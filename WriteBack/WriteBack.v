==> flow/design.v <==
module WriteBack(
  ctrlword,  
  dp0,       
  dp1,       
  res0,      
  res1,      
  addr0,     
  addr1,     
  data0,     
  data1,     
  clk        
);
  parameter addrsize = 5;
  parameter width = 16;
  input wire[4:0] ctrlword;  
  input wire[addrsize-1:0] dp0, dp1;
  input wire[width-1:0] res0, res1;
  input wire clk;
  output wire[addrsize-1:0] addr0, addr1;
  output wire[width-1:0] data0, data1;
  reg[addrsize-1:0] ar0, ar1;  
  reg[width-1:0] rr0, rr1;     
  always @(posedge clk) begin
    if (ctrlword[4])  
      ar1 <= (ctrlword[0]) ? dp0 : dp1;
    if (ctrlword[3])  
      ar0 <= (ctrlword[0]) ? dp1 : dp0;
    if (ctrlword[2])
      rr1 <= res1;
    if (ctrlword[1])
      rr0 <= res0;
  end
  assign addr0 = ar0;
  assign addr1 = ar1;
  assign data0 = rr0;
  assign data1 = rr1;
endmodule  
# Step by step through the tools: WriteBack
# Tool output for the design above, in the order of the flow.
# Line numbers count from 1 in the design file above.
# Operators: Yosys type, input widths -> output width; for muxes data width and select width s.
# Library cell names are shortened.
# The mark n/a stands for no value.
# design
top	WriteBack
clk_port	clk
cell_library	sky130hd
lib_corner	tt_025C_1v80

# After elaboration
# Source: Yosys, flattened and elaborated, memories not mapped. Widths are those after wreduce; folded enables and synchronous resets count as part of the registers. Registers that Yosys merges into a memory's read port (data or address) are not register bits. Print and check cells do not count. Equal cells are merged and count once.
# bits
clocked_rd_ports_x_width	0
regBits	42
wordCells	6
rom_bits	0
latchBits	0
out_inout_bits	42
ramBits	0
memories	0
input_bits	48
# classes
div_mod_pow	0
add_sub_neg	0
mul	0
shift	0
n_mux	2
n_reduce_logical	0
compare	0
n_eq	0
logic	0
# ops
operator	count
$mux 5	2

# Depth
# Longest topological path by Yosys (ltp), each cell counted once; first at word level (registers and memories cut), then after technology mapping (sequential cells cut; the memories' decode and read muxes count).
# depth
depth_word	1
abc_area	0
mapped_depth	2
ltp_nobuf	1

# Mapped cells and area
# Source: synth_stat.txt of the flow (Yosys; design flattened, memories mapped). It holds for the ABC_AREA given above (unset counts as 0); a run with the other value may have another netlist.
# by_type
cell_type	count	area_total_um2
edfxtp_1	42	1261.21
mux2_4	10	150.144
buf_6	1	11.261
# mapped
seqArea_um2	1261.2
stdcells	53
synth_area_um2	1422.6
ffs	42

# Path before layout
# Source: OpenSTA report_checks on the synthesized netlist (no wires, ideal clock, input and output delay 20% of the period each), path of least setup slack; recovery checks are left aside. Register names are those of the netlist, which keeps one name where synthesis merged equal registers.
# synth_timing
path_kind	input -> register
startpoint	in ctrlword[0]
endpoint	reg ar0[0]
path_delay_ns	0.696
arrival_time_ns	0.622
driving_pins	2
t_required_ns	0.670
setup_slack_ns	0.048
input_delay_ns	0.186
tclk_ns	0.93
period_less_setup_slack_ns	0.882
# "path_delay_ns" is the arrival time less input delay plus setup time.
# "driving_pins" counts driving pins, that of a launching flip-flop among them; a cell with two outputs on the path counts twice.
# "period_less_setup_slack_ns" is the clock period less the worst setup slack; recovery checks do not enter. This is arithmetic on one report: input and output delays are still those of the set period (20% each).
# Between the ends stands the longest chain of elaborated cells between them, by number of cells; it is not shown to be the way that was timed. Of several equally long chains one is given.
# A line is the first line of the expression or statement that the cell stems from. Yosys adds cells for indexed reads and writes and turns some case tables into memories.
# synth_via
cell_sequence	buf_6 > mux2_4
elab_chain_cells	1
cone_cells	1
cone_lines	1
# synth_lines
item	line_no	rtl
start: declaration	15	input wire[4:0] ctrlword;
$mux 5	27	ar0 <= (ctrlword[0]) ? dp1 : dp0;
end: assignment	27
end: declaration	21	reg[addrsize-1:0] ar0, ar1;

# Timing after layout
# From the final timing report of flow run 1: the path of least setup slack in the routed layout; clock arrival at registers is part of the times.
# layout_timing
path_kind	register -> output
startpoint	reg rr1[12]
endpoint	out data1[12]
setup_slack_ns	-0.24
output_delay_ns	0.16
t_required_ns	0.65
tclk_ns	0.81
arrival_time_ns	0.89
driving_pins	2
# layout_via
cell_sequence	edfxtp_1 > buf_2
elab_chain_cells	0
cone_cells	0
cone_lines	0
# layout_lines
item	line_no	rtl
start: declaration	22	reg[width-1:0] rr0, rr1;
start: assignment	29	rr1 <= res1;
end: declaration	20	output wire[width-1:0] data0, data1;

Subject: flow runs of WriteBack

Hi,

Settings and measured results of 2 stored flow runs for module WriteBack (sky130hd), not sorted in any way. The constraints put input and output delay at 20% of the set period each and load the outputs with 0.01 pF.

Flow run 1, flow files:
==> flow/run.sh <==
#!/bin/bash
# the make line also repeats the synthesis and layout settings of config.mk as NAME=value (left out here)
make -C /OpenROAD-flow-scripts/flow DESIGN_CONFIG=/design/flow/config.mk WORK_HOME=/design/flow/orfs CLKGATE_MAP_FILE= finish
==> flow/config.mk <==
export PLATFORM = sky130hd
export DESIGN_NAME = WriteBack
export DESIGN_NICKNAME = WriteBack
export VERILOG_FILES = /design/flow/design.v
export SDC_FILE = /design/flow/constraint.sdc
export NUM_CORES = 4
export LEC_CHECK = 0
export CAP_MARGIN = 20
export CORE_MARGIN = 2
export CORE_UTILIZATION = 40
export SLEW_MARGIN = 20
==> flow/constraint.sdc <==
create_clock -name core_clock -period 0.81 [get_ports {clk}]
set_input_delay 0.1620 -clock core_clock [delete_from_list [all_inputs] [get_ports {clk}]]
set_output_delay 0.1620 -clock core_clock [all_outputs]
set_load 0.01 [all_outputs]

==> results of flow run 1, as CSV <==
result,value
yosys_chip_area_um2,1422.6
die_um2,4049.4
finalUtil_frac,0.68
ws_setup_ns,-0.239
timing.hold.ws_ns,0.309

Flow run 2, flow files:
==> flow/run.sh <==
#!/bin/bash
# the make line also repeats the synthesis and layout settings of config.mk as NAME=value (left out here)
make -C /OpenROAD-flow-scripts/flow DESIGN_CONFIG=/design/flow/config.mk WORK_HOME=/design/flow/orfs CLKGATE_MAP_FILE= finish
==> flow/config.mk <==
export PLATFORM = sky130hd
export DESIGN_NAME = WriteBack
export DESIGN_NICKNAME = WriteBack
export VERILOG_FILES = /design/flow/design.v
export SDC_FILE = /design/flow/constraint.sdc
export NUM_CORES = 4
export LEC_CHECK = 0
export ABC_AREA = 1
export CAP_MARGIN = 0
export CELL_PAD_IN_SITES_GLOBAL_PLACEMENT = 2
export CORE_MARGIN = 2
export CORE_UTILIZATION = 72
export PLACE_DENSITY_LB_ADDON = 0.04
export SETUP_SLACK_MARGIN = 0.23
export SLEW_MARGIN = 40
==> flow/constraint.sdc <==
create_clock -name core_clock -period 1.52 [get_ports {clk}]
set_input_delay 0.3040 -clock core_clock [delete_from_list [all_inputs] [get_ports {clk}]]
set_output_delay 0.3040 -clock core_clock [all_outputs]
set_load 0.01 [all_outputs]

Flow run 2: not finished: placement ended with error FLW-0024

Regards
